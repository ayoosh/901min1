==> flow/design.v <==
module driver1(input clk, input rst, input [1:0] br_cfg, output reg iocs, output reg iorw, input rda, input tbr, output reg [1:0] ioaddr, inout [7:0] databus);
reg [7:0]data;
assign databus = (iorw ==1'b0 && ((ioaddr == 2'b00) || (ioaddr == 2'b10) || (ioaddr == 2'b11))) ? data : 8'hzz;
reg baud_done;
reg [7:0]i;
reg flag;
reg [7:0]received_data;
always@(posedge clk) begin
	if (rst) begin
		iocs <= 0;
		iorw <= 0;
		ioaddr <= 0;
		data <= 0;
		baud_done <= 0;
		i <= 8'h07;
		flag <=1'b1;
		received_data <= 8'd0;
	end
	else if (baud_done == 0) begin
		if (ioaddr == 0) begin
			iocs <= 1;
			ioaddr <= 2'b10;
			iorw <= 0;
			if (br_cfg == 2'b00)
				data <= 8'h16;
			if (br_cfg == 2'b01)
				data <= 8'h8b;
			if (br_cfg == 2'b10)
				data <= 8'h46;
			if (br_cfg == 2'b11)
				data <= 8'ha3;
		end
		else if (ioaddr == 2'b10) begin
			iocs <= 1;
			ioaddr <= 2'b11;
			iorw <= 0;
			baud_done <= 1;
			if (br_cfg == 2'b00)
				data <= 8'h05;
			if (br_cfg == 2'b01)
				data <= 8'h02;
			if (br_cfg == 2'b10)
				data <= 8'h01;
			if (br_cfg == 2'b11)
				data <= 8'h00;
		end
	end
	else if (rda== 1'b1 && flag ==1'b1) begin
		iocs <= 1;
		iorw <= 1;
		ioaddr <= 2'b00;
		flag <= 1'b0;
	end
	else if(flag == 1'b0) begin
		received_data <= databus;
		flag <= 1'b1;
		iocs <=1'b0;
	end
	else
	   iocs <= 0;
end
endmodule
# From RTL to reports: driver1
# What the tools print for driver1, step after step.
# Lines are those of the file above, counted from 1.
# Library cell names are shortened.
# The mark n/a stands for no value.
# design
design	driver1
clk_port	clk
lib	sky130hd
pvt_corner	tt_025C_1v80

# Word level
# Counts by Yosys on the flattened word-level netlist (proc, flatten, opt, wreduce; memories kept). Register bits leave out memories and registers merged into their read ports (data or address). Print and check cells are left out. Cells with the same type and inputs are merged into one.
# op_classes
logic	2
eq_ne	6
n_mux	27
reduce_and_logical	11
# op_table
operator	count
8-bit two-way mux	11
1-bit two-way mux	12
2-bit == test with constant B	4
2-bit two-way mux	4
2-bit logical NOT	2
4-bit nonzero test	1
3-bit AND reduction	1
3-bit nonzero test	1
1-bit logical AND	2
1-bit logical OR	2
1-bit inverter	2
2-bit by 1-bit == test with 1-bit output with constant B	1
2-bit by 1-bit != test with 1-bit output with constant B	1
2-bit AND reduction	1
2-bit nonzero test	1
# word_totals
output_inout_bits	12
ff_bits	14
word_cells	52
in_bits	6

# Logic depth
# Depth = most cells in a row (Yosys ltp): at word level without a register or memory, in the mapped netlist without a sequential cell, where the memories' decode and read muxes count.
# depth
depth_word	7
ABC_AREA	0
depth_mapped	5
depth_no_buf	3

# Netlist
# Source: synth_stat.txt of the flow (Yosys; design flattened, memories mapped). It holds for the ABC_AREA given above (unset counts as 0); a run with the other value may have another netlist.
# The area totals of this step are shown rounded.
# by_type
cell_type	count	type_area_um2
dfxtp_1	14	280.269
a21oi_1	8	40.038
nand2_1	10	37.536
nor2b_1	3	18.768
a21oi_2	2	17.517
a211oi_1	2	15.014
a311oi_2	1	15.014
nand3_1	3	15.014
nand3b_1	2	15.014
nor2_1	4	15.014
nand2b_1	2	12.512
nor2_2	2	12.512
buf_6	1	11.261
nor2_4	1	11.261
buf_2	2	10.01
a2bb2oi_1	1	8.758
xnor2_1	1	8.758
buf_4	1	7.507
# Not listed: further types 4, cells in them 4.
# synth_totals
ff_cells	14
seq_area_um2	280
stdcells	64
yosys_area_um2	570
buffers	4

# Worst setup path after synthesis
# Source: OpenSTA report_checks on the synthesized netlist (no wires, ideal clock, input and output delay 20% of the period each), path of least setup slack; recovery checks are left aside. Register names are those of the netlist, which keeps one name where synthesis merged equal registers.
# synth_timing
path_kind	reg-to-reg
startpoint	register ioaddr[0]
endpoint	register (name not given)
path_delay_ns	1.001
required_time_ns	0.823
t_first_pin_ns	0.000
clock_period_ns	0.942
path_stages	5
arrival_time_ns	0.882
n_path_buf	1
path_slack_ns	-0.059
setup_ns	0.119
synth_period_reached_ns	1.001
# "path_delay_ns" is the arrival time less input delay plus setup time.
# "path_stages" counts driving pins, that of a launching flip-flop among them; a cell with two outputs on the path counts twice.
# "synth_period_reached_ns" is the clock period less the worst setup slack; recovery checks do not enter. This is arithmetic on one report: input and output delays are still those of the set period (20% each).
# A register here has more assigning lines than the two given.
# synth_via
path_cell_list	dfxtp_1 or2_1 buf_4 nand2_1 a21oi_2
# synth_rtl
element	line_no	rtl
start: declaration	1	module driver1(input clk, input rst, input [1:0] br_cfg, output reg iocs, output reg iorw, input rda, input tb ...
start: assignment	12	ioaddr <= 0;
start: assignment	22	ioaddr <= 2'b10;
# Chain of elaborated cells between the ends: none given.

# Timing after layout
# Path of least setup slack in the final report of stored run 1 (OpenROAD, finished layout, wires in). Where an end is a register, its clock arrival counts in the times.
# layout_timing
path_kind	reg-to-reg
startpoint	register ioaddr[0]
endpoint	register iorw
setup_ns	0.10
path_stages	5
n_path_buf	1
path_slack_ns	0.06
clock_period_ns	1.02
arrival_time_ns	1.12
t_first_pin_ns	0.26
required_time_ns	1.18
# The rows between start and end are the longest chain of elaborated cells between them; the timing report does not say that the signal goes this way. Where chains are equally long, one stands for them.
# A line is the first line of the expression or statement that the cell stems from. Yosys adds cells for indexed reads and writes and turns some case tables into memories.
# A register here has more assigning lines than the two given.
# layout_via
path_cell_list	dfxtp_2 buf_6 or2_4 nand2_1 a21oi_2
elab_chain_len	4
cells_between	7
classes_between	eq/ne: 1; mux: 3; reduce/logical: 3
# layout_rtl
element	line_no	rtl
start: declaration	1	module driver1(input clk, input rst, input [1:0] br_cfg, output reg iocs, output reg iorw, input rda, input tb ...
start: assignment	12	ioaddr <= 0;
start: assignment	22	ioaddr <= 2'b10;
2-bit == test	33	else if (ioaddr == 2'b10) begin
1-bit two-way mux	33
1-bit two-way mux	20	if (ioaddr == 0) begin
1-bit two-way mux	19	else if (baud_done == 0) begin
end: assignment	11	iorw <= 0;
end: assignment	23	iorw <= 0;
end: declaration	1

# Stored flow runs of driver1 (2 of them; Yosys, OpenROAD, sky130hd). They differ in their settings and are not a sequence. Constraints: input delay and output delay 20% of the set period each, output load 0.01 pF.
# "achieved_period_ns" = clock period - worst setup slack. The figure is calculated, with input and output delays left at 20% of the set period.
# By "worstPathTime_ns" is meant the share of the clock period that the worst setup path is allowed (20% is reserved at inputs, 20% at outputs), minus its slack. Clock arrival times at its registers enter into it.
# "power.total_w" rests on the timing tool's default activity at the inputs, not on a simulated workload.
# Values from the reports are rounded here.
# Among the settings, -- means not set for that run.
# Among the results, -- means that no value is shown for the run.
setting or result,stored run 1,stored run 2
period_ns,1.02,1.61
SETUP_SLACK_MARGIN,0.01,0.07
CAP_MARGIN,20,15
CORE_MARGIN,2,7
CORE_UTILIZATION,40,55
SLEW_MARGIN,20,20
PLACE_DENSITY_LB_ADDON,--,0.05
CELL_PAD_IN_SITES_GLOBAL_PLACEMENT,--,3
TNS_END_PERCENT,--,85
CTS_CLUSTER_SIZE,--,23
CTS_CLUSTER_DIAMETER,--,152
MAX_ROUTING_LAYER,--,met4
worstSetupSlack_ns,0.061,--
tns_setup_ns,0.000,--
die_area_um2,1700,--
finalCellArea_um2,740,--
worstPathTime_ns,0.96,--
critical_path_kind,reg-to-reg,--
hold_ws_ns,0.063,--
power.total_w,0.0013,--
achieved_period_ns,0.959,--
post_synth_area_um2,570,--
fin_util_frac,0.56,--
# Stored run 2: did not finish, placement stopped with FLW-0024
