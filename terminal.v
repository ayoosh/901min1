==> flow/design.v <==
module terminal(input clk, input rst, output data);
reg [11:0]data_send;
reg [15:0]baud_counter;
reg [3:0]i;
assign data = data_send[0];
always@(posedge clk)begin
	if(rst)begin
		data_send <= 12'hAAB;  
		baud_counter <= 16'h28A7;  
	end
	else begin
		if(baud_counter == 0)begin
			baud_counter <= 16'h28A7;
			for(i=0 ;i < 4'b1011; i = i+1)
				data_send[i] <= data_send[i+1];
			data_send[11] <= data_send[0];
		end
		else
			baud_counter <= baud_counter - 1;
	end
end
endmodule
# --- Step by step through the tools: terminal ---
# The steps from the RTL of terminal to its reports follow in flow order.
# Lines are those of the file above, counted from 1.
# Library cell names are shortened.
design:
  design: "terminal"
  clock: "clk"
  cell_library: "sky130hd"
  lib_corner: "tt_025C_1v80"

# --- After elaboration ---
# Counts by Yosys on the flattened word-level netlist (proc, flatten, opt, wreduce; memories kept). Register bits leave out memories and registers merged into their read ports (data or address); mux counts leave out enables and synchronous resets folded into registers. Print and check cells are left out. Cells with the same type and inputs are merged into one.
word_totals:
  ff_bits: 28
  inputBits: 2
  word_cells: 16
op_classes:
  n_addsub: 1
  reduce_logical: 2
ops:
  columns: ["operator", "count"]
  rows:
  - ["subtractor 16 x 1 -> 16 bit with constant B", 1]
  - ["logical NOT 16 bit", 1]
  - ["OR reduction 2 bit", 1]

# --- Logic depth ---
# Longest topological path by Yosys (ltp), each cell counted once; first at word level (registers and memories cut), then after technology mapping (sequential cells cut; the memories' decode and read muxes count).
depth:
  depth_word: 2
  abc_area: 0
  mapped_depth: 9

# --- After synthesis ---
# Source: synth_stat.txt of the flow (Yosys; design flattened, memories mapped). It holds for the ABC_AREA given above (unset counts as 0); a run with the other value may have another netlist.
by_type:
  columns: ["type", "count", "type_area_um2"]
  rows:
  - ["dfxtp_1", 28, 560.538]
  - ["nand2_1", 36, 135.13]
  - ["xor2_1", 9, 78.826]
  - ["nor4_4", 3, 63.811]
  - ["nand3b_1", 8, 60.058]
  - ["nor2_1", 13, 48.797]
  - ["xnor2_1", 3, 26.275]
  - ["a21oi_1", 5, 25.024]
  - ["nand4_1", 4, 25.024]
  - ["nor3_1", 5, 25.024]
  - ["nand3_1", 4, 20.019]
  - ["buf_2", 3, 15.014]
  - ["ha_1", 1, 12.512]
  - ["mux2_1", 1, 11.261]
  - ["and4b_1", 1, 10.01]
  - ["and4_1", 1, 8.758]
  - ["nor4b_1", 1, 8.758]
  - ["buf_4", 1, 7.507]
# Not listed: further types 5, cells in them 7.
synth_totals:
  cells: 134
  yosys_area_um2: 1176.1
  ff_cells: 28
  buf_cells: 6

# --- Worst setup path after synthesis ---
# OpenSTA on the mapped netlist: ideal clock, no wires. The path of least setup slack (recovery checks aside). Input and output delay are each 20% of the period. Register names are those of the netlist, which keeps one name where synthesis merged equal registers.
synth_timing:
  path_type: "register -> register"
  from: "reg baud_counter[0]"
  to: "reg baud_counter[15]"
  period_ns: 2.48
  launch_ns: 0.000
  arrival_ns: 1.545
  setup_slack_ns: 0.812
  delay_ns: 1.668
  path_stages: 9
  n_path_buf: 2
  synth_period_reached_ns: 1.668
# "delay_ns" is the arrival time less input delay plus setup time.
# "path_stages": output pins that drive a net of the path, with the launching flip-flop's if there is one; two outputs of one cell count as two.
# "synth_period_reached_ns" is the clock period less the worst setup slack; recovery checks do not enter. This is arithmetic on one report: input and output delays are still those of the set period (20% each).
# The rows between start and end are the longest chain of elaborated cells between them; the timing report does not say that the signal goes this way. Where chains are equally long, one stands for them.
# Each line given opens the expression or statement behind the cell; cells for indexed reads and writes are added by Yosys, which also makes memories of some case tables.
# At most two assigning lines are given for a register; there are more.
synth_via:
  path_cell_list: "dfxtp_1 inv_1 ha_1 buf_2 nor4b_1 and4_1 buf_2 nor3_1 mux2_1"
  elab_chain_len: 2
synth_rtl:
  columns: ["item", "line_no", "source"]
  rows:
  - ["start, declared", 3, "reg [15:0]baud_counter;"]
  - ["start, assigned", 9, "baud_counter <= 16'h28A7;"]
  - ["start, assigned", 19, "baud_counter <= baud_counter - 1;"]
  - ["logical NOT 16 bit", 12, "if(baud_counter == 0)begin"]
  - ["OR reduction 2 bit", null, null]
  - ["end, assigned", 13, "baud_counter <= 16'h28A7;"]
  - ["end, assigned", 19, null]
  - ["end, declared", 3, null]

# --- Worst path after layout ---
# From the final timing report of record 1: the path of least setup slack in the routed layout; clock arrival at registers is part of the times.
layout_timing:
  path_type: "register -> output"
  from: "reg data_send[0]"
  to: "out data"
  period_ns: 1.97
  launch_ns: 0.33
  arrival_ns: 1.25
  setup_slack_ns: 0.33
  path_stages: 2
  n_path_buf: 1
layout_via:
  path_cell_list: "dfxtp_1 clkdlybuf4s50_1"
  elab_chain_len: 0
layout_rtl:
  columns: ["item", "line_no", "source"]
  rows:
  - ["start, declared", 2, "reg [11:0]data_send;"]
  - ["start, assigned", 8, "data_send <= 12'hAAB;"]
  - ["start, assigned", 15, "data_send[i] <= data_send[i+1];"]
  - ["end, declared", 1, "module terminal(input clk, input rst, output data);"]

Data sheet: physical implementation of terminal

Design terminal on sky130hd. What follows are 2 stored runs of the flow, each under its own settings; their order means nothing. The constraints put input and output delay at 20% of the set period each and load the outputs with 0.01 pF.
"timing.achieved_period_ns" means the clock period less the worst setup slack. The figure is calculated, with input and output delays left at 20% of the set period.
"worst_path_time_ns" is the time allowed to the run's worst setup path (the clock period less input and output delay, where it has them) less its slack. Clock arrival times count: a late capture clock shortens it, a late launch clock lengthens it.
"power_total_w": no workload was simulated; the value follows from the tool's default switching activity.

--- record 1 ---
==> flow/run.sh <==
#!/bin/bash
# the make line also repeats the synthesis and layout settings of config.mk as NAME=value (left out here)
make -C /OpenROAD-flow-scripts/flow DESIGN_CONFIG=/design/flow/config.mk WORK_HOME=/design/flow/orfs CLKGATE_MAP_FILE= finish
==> flow/config.mk <==
export PLATFORM = sky130hd
export DESIGN_NAME = terminal
export DESIGN_NICKNAME = terminal
export VERILOG_FILES = /design/flow/design.v
export SDC_FILE = /design/flow/constraint.sdc
export NUM_CORES = 4
export LEC_CHECK = 0
export CAP_MARGIN = 20
export CORE_MARGIN = 2
export CORE_UTILIZATION = 40
export SLEW_MARGIN = 20
==> flow/constraint.sdc <==
create_clock -name core_clock -period 1.97 [get_ports {clk}]
set_input_delay 0.3940 -clock core_clock [delete_from_list [all_inputs] [get_ports {clk}]]
set_output_delay 0.3940 -clock core_clock [all_outputs]
set_load 0.01 [all_outputs]

==> results, as YAML <==
results:
  timing.achieved_period_ns: 1.639
  power_total_w: 0.0009909
  synth_area_um2: 1176.1
  post_route_util_frac: 0.471
  worst_path_time_ns: 1.25
  worstPathKind: "register -> output"
  worst_hold_slack_ns: 0.435
  final_setup_ws_ns: 0.331
  die_footprint_um2: 3390.2
  finish.stdcell_area_um2: 1310.0
  setup_tns_ns: 0.000

--- record 2 ---
==> flow/run.sh <==
#!/bin/bash
# the make line also repeats the synthesis and layout settings of config.mk as NAME=value (left out here)
make -C /OpenROAD-flow-scripts/flow DESIGN_CONFIG=/design/flow/config.mk WORK_HOME=/design/flow/orfs CLKGATE_MAP_FILE= finish
==> flow/config.mk <==
export PLATFORM = sky130hd
export DESIGN_NAME = terminal
export DESIGN_NICKNAME = terminal
export VERILOG_FILES = /design/flow/design.v
export SDC_FILE = /design/flow/constraint.sdc
export NUM_CORES = 4
export LEC_CHECK = 0
export ABC_AREA = 0
export CAP_MARGIN = 20
export CELL_PAD_IN_SITES_DETAIL_PLACEMENT = 0
export CELL_PAD_IN_SITES_GLOBAL_PLACEMENT = 1
export CORE_MARGIN = 2
export CORE_UTILIZATION = 40
export CTS_CLUSTER_DIAMETER = 289
export PLACE_DENSITY_LB_ADDON = 0.21
export SETUP_SLACK_MARGIN = 0.42
export SLEW_MARGIN = 20
==> flow/constraint.sdc <==
create_clock -name core_clock -period 3.41 [get_ports {clk}]
set_input_delay 0.6820 -clock core_clock [delete_from_list [all_inputs] [get_ports {clk}]]
set_output_delay 0.6820 -clock core_clock [all_outputs]
set_load 0.01 [all_outputs]

==> results, as YAML <==
results:
  timing.achieved_period_ns: 2.173
  power_total_w: 0.0005637
  synth_area_um2: 1176.1
  post_route_util_frac: 0.452
  worst_path_time_ns: 2.17
  worstPathKind: "register -> register"
  worst_hold_slack_ns: 0.438
  final_setup_ws_ns: 1.237
  die_footprint_um2: 3390.2
  finish.stdcell_area_um2: 1257.5
  setup_tns_ns: 0.000
